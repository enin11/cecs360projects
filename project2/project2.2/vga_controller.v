==> flow/design.v <==
`timescale 1ns / 1ps
module aiso(input  clk, rst,
				output rst_out);
	reg qMeta, qOk;
	always @(posedge clk, posedge rst)
		if(rst) begin
			  qMeta <= 1'b0; 
			  qOk <= 1'b0;
		end
		else begin   
	        qMeta <= 1'b1; 
	        qOk <= qMeta;  
		end		  
	assign rst_out = ~qOk;  
endmodule
`timescale 1ns / 1ps
module pixel_generator(input  video_on,
							  input [9:0] pixel_x, pixel_y,
							  output reg[11:0] rgb);
	wire wall, bar, ball;
	wire [11:0] wall_rgb, bar_rgb, ball_rgb;						  
	assign wall = (pixel_x >= 32) && ( pixel_x <= 35);
	assign wall_rgb = 12'hF00; 
	assign bar = (pixel_x >= 600) && (pixel_x <=603)
	           &&(pixel_y >= 204) && (pixel_y <=276);
	assign bar_rgb = 12'h0F0; 
	assign ball = (pixel_x >= 580) && (pixel_x <=588)
	           &&(pixel_y >= 238) && (pixel_y <=246);
	assign ball_rgb = 12'h00F; 
	always @ (*) begin
		if (video_on) 
			if (wall)
				rgb = wall_rgb; else
			if (bar)
				rgb = bar_rgb; else
			if (ball)
				rgb = ball_rgb;
			else
				rgb = 12'h000; 
		else
			rgb = 12'h000; 
	end
endmodule
`timescale 1ns / 1ps
module vga_controller(input clk, rst,
							 output hsync , vsync,
							 output [11:0] rgb);
	wire video_on;  
	wire rst_out;   
	wire[9:0] pixel_x, pixel_y;
	aiso
	m0(.clk(clk), .rst(rst), .rst_out(rst_out));
	vga_sync	
	m1( .clk(clk), .rst(rst_out),.pixel_x(pixel_x), .pixel_y(pixel_y), 
	    .hsync(hsync), .vsync(vsync), .video_on(video_on));
	pixel_generator
	m2( .video_on(video_on), .pixel_x(pixel_x), .pixel_y(pixel_y),.rgb(rgb));
endmodule
`timescale 1ns / 1ps
module vga_sync(input            clk, rst,
					 output [9:0] pixel_x, pixel_y,
					 output         hsync, vsync, video_on);
	reg [1:0] count;
	wire tick;
	assign tick = (count == 2'b11);
	always @ (posedge clk, posedge rst)
		if (rst)  count <= 2'b0; else
		if (tick) count <= 2'b0; else
		          count <= count + 2'b1;
	reg [9:0] hcount;
	wire endh;
	assign pixel_x = hcount ;
	assign endh = (hcount == 799);
	always @ (posedge clk, posedge rst)
		if (rst) hcount <= 10'b0; else
		if (tick)
			if (endh) hcount <= 10'b0; else
			          hcount <= hcount +10'b1;
	assign hsync = ~(hcount >= 656 & hcount <= 751);
	reg [9:0] vcount;
	wire endv;
	assign pixel_y = vcount;
	assign endv = (vcount == 524);
	always @ (posedge clk, posedge rst)
		if (rst) vcount <= 10'b0; else
		if (tick)
			if(endh)
				if(endv) vcount <= 10'b0; else
							vcount <= vcount + 10'b1;
	assign vsync = ~(vcount >= 490 & vcount <= 491);
	assign video_on = ((hcount<656) && (vcount<490));
endmodule
* Reports on vga_controller
The steps from the RTL of vga_controller to its reports follow in flow order.
Lines are those of the file above, counted from 1.
Operators carry their Yosys type and port widths (W data, S select, Z words).
A cell with n/a has no value.
- Design top :: vga_controller
- Clock input :: clk
- Library :: sky130hd
- Library corner :: tt_025C_1v80

* Word level
Yosys after proc, flatten, opt, wreduce and memory -nomap, before mapping. Enables and synchronous resets that opt folds into registers are not counted as muxes. Memory bits, and registers merged into a memory's read port (data or address), are not among the register bits. Print and check cells are not counted. Equal cells are merged and count once.
- Elaborated cells :: 47
- Output and inout port bits :: 14
- Bits of input ports :: 2
- Register bits after elaboration :: 24
- Add/sub/neg operators :: 3
- Equality and inequality tests :: 3
- Order comparisons :: 16
- Bitwise gates (word level) :: 4
- Mux-type cells :: 7
- Reduce/logical cells :: 9
** Operators by type and width (number)
- $mux W12 :: 3
- $ge A10 B10 Y1 const B :: 3
- $le A10 B10 Y1 const B :: 3
- $add A10 B1 Y10 const B :: 2
- $eq A10 B10 Y1 const B :: 2
- $ge A10 B8 Y1 const B :: 2
- $le A10 B9 Y1 const B :: 2
- $mux W10 :: 2
- $lt A10 B10 Y1 const B :: 1
- $ge A10 B6 Y1 const B :: 1
- $le A10 B6 Y1 const B :: 1
- $le A10 B8 Y1 const B :: 1
- $ge A10 B9 Y1 const B :: 1
- $lt A10 B9 Y1 const B :: 1
- $logic_and A1 B1 Y1 :: 8
- $mux W4 :: 1
- $and A1 B1 Y1 :: 2
- $not A1 Y1 :: 2
- $add A2 B1 Y2 const B :: 1
- $eq A2 B2 Y1 const B :: 1
- $reduce_and A2 Y1 :: 1
- $mux W2 :: 1

* Depth
Yosys ltp: most cells in a row. Word level: on the elaborated netlist, between registers, memories and ports. Mapped: between sequential cells and ports; inverters and the memories' decode and read muxes count.
- Depth in word-level cells :: 8
- ABC_AREA :: 0
- Depth in mapped cells :: 7
- Depth with buffers taken out :: 6

* Netlist
Yosys stat after the flow's synthesis: flattened, memories mapped to cells. It holds for the ABC_AREA given above (unset counts as 0); a run with the other value may have another netlist.
Totals and module areas in this step are rounded.
** Cell types
- sky130_fd_sc_hd__dfrtp_1 :: number 24, total area 600.576 µm²
- sky130_fd_sc_hd__buf_4 :: number 9, total area 67.565 µm²
- sky130_fd_sc_hd__ha_1 :: number 5, total area 62.56 µm²
- sky130_fd_sc_hd__o21ai_0 :: number 11, total area 55.053 µm²
- sky130_fd_sc_hd__nand2_1 :: number 13, total area 48.797 µm²
- sky130_fd_sc_hd__xnor2_1 :: number 5, total area 43.792 µm²
- sky130_fd_sc_hd__nand3_1 :: number 8, total area 40.038 µm²
- sky130_fd_sc_hd__xor2_1 :: number 4, total area 35.034 µm²
- sky130_fd_sc_hd__inv_1 :: number 9, total area 33.782 µm²
- sky130_fd_sc_hd__nor3_1 :: number 6, total area 30.029 µm²
- sky130_fd_sc_hd__and3_1 :: number 4, total area 25.024 µm²
- sky130_fd_sc_hd__buf_2 :: number 5, total area 25.024 µm²
- sky130_fd_sc_hd__nand4_1 :: number 4, total area 25.024 µm²
- sky130_fd_sc_hd__nor4b_4 :: number 1, total area 23.773 µm²
- sky130_fd_sc_hd__nor2_1 :: number 6, total area 22.522 µm²
- sky130_fd_sc_hd__o31ai_1 :: number 3, total area 22.522 µm²
- sky130_fd_sc_hd__a31oi_1 :: number 3, total area 18.768 µm²
- sky130_fd_sc_hd__clkbuf_1 :: number 5, total area 18.768 µm²
Not listed: further types 29, cells in them 40.
- Buffer cells :: 20
- Mapped cells :: 165
- Sequential area :: 600.6 µm²
- Synthesis area :: 1519 µm²
- Flip-flop cells :: 24
The figures by module come from a second, unflattened synthesis with its own total; it is not the netlist above.
- Cell total of the unflattened synthesis :: 165
- Area (unflattened synthesis) :: 1504 µm²
Rows give one instance, submodules left out.
** By module
- vga_sync :: seq. area 550.5 µm², cells 127, area 1197 µm², instances 1
- pixel_generator :: seq. area 0.0 µm², cells 33, area 245.2 µm², instances 1
- aiso :: seq. area 50.0 µm², cells 5, area 61.3 µm², instances 1
- vga_controller :: seq. area 0.0 µm², cells 0, area 0.0 µm², instances 1

* Timing after synthesis
Path of least setup slack by OpenSTA after synthesis, without wires, with an ideal clock, recovery checks aside; 20% of the period is set as input and as output delay. Where synthesis merged equal registers, the netlist keeps one of their names.
- Path type :: register to output
- From :: reg m1.hcount[5]
- To :: out rgb[1]
- Data required time :: 2664 ps
- External output delay :: 666 ps
- Period :: 3330 ps
- Stages on the path :: 7
- Path slack :: 648 ps
- Time at the first pin :: 0 ps
- Delay of the path :: 2016 ps
- Buffers on the path :: 2
- Data arrival time :: 2016 ps
- Synthesis period reached :: 2682 ps
"delay of the path" = arrival - input delay + setup time.
At an output port there is no setup time.
"stages on the path" counts driving pins, that of a launching flip-flop among them; a cell with two outputs on the path counts twice.
"synthesis period reached" is the clock period less the worst setup slack; recovery checks do not enter. This is arithmetic on one report: input and output delays are still those of the set period (20% each).
Between the ends stands the longest chain of elaborated cells between them, by number of cells; it is not shown to be the way that was timed. Of several equally long chains one is given.
Each line given opens the expression or statement behind the cell; cells for indexed reads and writes are added by Yosys, which also makes memories of some case tables.
A register here has more assigning lines than the two given.
- Path through :: sky130_fd_sc_hd__dfrtp_1 sky130_fd_sc_hd__buf_6 sky130_fd_sc_hd__nor4b_2 sky130_fd_sc_hd__nand3b_1 sky130_fd_sc_hd__or4_1 sky130_fd_sc_hd__a2111oi_2 sky130_fd_sc_hd__buf_4
- Cells in the longest elaborated chain :: 8
- Elaborated cells between the ends (all ways) :: 19
- RTL lines with such cells :: 8
- Classes of those cells :: compare (7); mux (4); reduce/logical (8)
** RTL lines, path after synthesis
- start: declaration :: line 70 : reg [9:0] hcount;
- start: assignment :: line 75 : if (rst) hcount <= 10'b0; else
- start: assignment :: line 78 : hcount <= hcount +10'b1;
- $ge A10 B10 Y1 :: line 27 : assign ball = (pixel_x >= 580) && (pixel_x <=588)
- $logic_and A1 B1 Y1 x3 :: line 27
- $mux W4 :: line 36 : if (ball)
- $mux W12 :: line 34 : if (bar)
- $mux W12 :: line 32 : if (wall)
- $mux W12 :: line 31 : if (video_on)
- end: declaration :: line 47 : output [11:0] rgb);
Some nets on the timed path still bear RTL names; the line given drives or declares the net.
** Nets with RTL names, path after synthesis (line)
- rgb[0] :: 31

* Worst path after layout
Path of least setup slack in the final report of run A (OpenROAD, finished layout, wires in). Where an end is a register, its clock arrival counts in the times.
The path's times are printed in steps of 10 ps; the period is the one set.
- Path type :: register to output
- From :: reg m1.hcount[5]
- To :: out rgb[2]
- External output delay :: 830 ps
- Buffers on the path :: 1
- Data required time :: 3320 ps
- Period :: 4150 ps
- Path slack :: 590 ps
- Stages on the path :: 6
- Time at the first pin :: 270 ps
- Data arrival time :: 2730 ps
Between the ends stands the longest chain of elaborated cells between them, by number of cells; it is not shown to be the way that was timed. Of several equally long chains one is given.
A register here has more assigning lines than the two given.
- Path through :: sky130_fd_sc_hd__dfrtp_1 sky130_fd_sc_hd__nor4b_2 sky130_fd_sc_hd__nand3b_1 sky130_fd_sc_hd__or4_1 sky130_fd_sc_hd__a2111oi_2 sky130_fd_sc_hd__clkdlybuf4s50_1
- Cells in the longest elaborated chain :: 8
- Elaborated cells between the ends (all ways) :: 19
- RTL lines with such cells :: 8
- Classes of those cells :: compare (7); mux (4); reduce/logical (8)
** RTL lines, path post-layout
- start: declaration :: line 70 : reg [9:0] hcount;
- start: assignment :: line 75 : if (rst) hcount <= 10'b0; else
- start: assignment :: line 78 : hcount <= hcount +10'b1;
- $ge A10 B10 Y1 :: line 27 : assign ball = (pixel_x >= 580) && (pixel_x <=588)
- $logic_and A1 B1 Y1 x3 :: line 27
- $mux W4 :: line 36 : if (ball)
- $mux W12 :: line 34 : if (bar)
- $mux W12 :: line 32 : if (wall)
- $mux W12 :: line 31 : if (video_on)
- end: declaration :: line 47 : output [11:0] rgb);

Add stored flow runs of vga_controller

Measured results for vga_controller: 2 stored runs of the Yosys and OpenROAD flow on sky130hd. The settings differ; the order carries no meaning. The constraints put input and output delay at 20% of the set period each and load the outputs with 0.01 pF.
"clock period reached" is the run's clock period less its worst setup slack. It is reckoned from that one timing run; input and output delays stay at 20% of the period that was set.
The measured numbers are rounded.

** Run A
- Settings :: period_ns=4.15; CAP_MARGIN=20; CORE_MARGIN=2; CORE_UTILIZATION=40; SLEW_MARGIN=20
- Yosys chip area after synthesis :: 1519 µm²
- Die footprint :: 4306 µm²
- Post-route utilization :: 0.454
- Setup slack of the worst path :: 591 ps
- Setup TNS :: 0 ps
- Clock period reached :: 3559 ps

** Run B
- Settings :: period_ns=2.76; CORE_UTILIZATION=44; PLACE_DENSITY_LB_ADDON=0.28; CELL_PAD_IN_SITES_GLOBAL_PLACEMENT=2; CELL_PAD_IN_SITES_DETAIL_PLACEMENT=1; CAP_MARGIN=35; MAX_ROUTING_LAYER=met5; CORE_MARGIN=2; SLEW_MARGIN=20
- Yosys chip area after synthesis :: 1519 µm²
- Die footprint :: 3938 µm²
- Post-route utilization :: 0.544
- Setup slack of the worst path :: 20 ps
- Setup TNS :: 0 ps
- Clock period reached :: 2740 ps
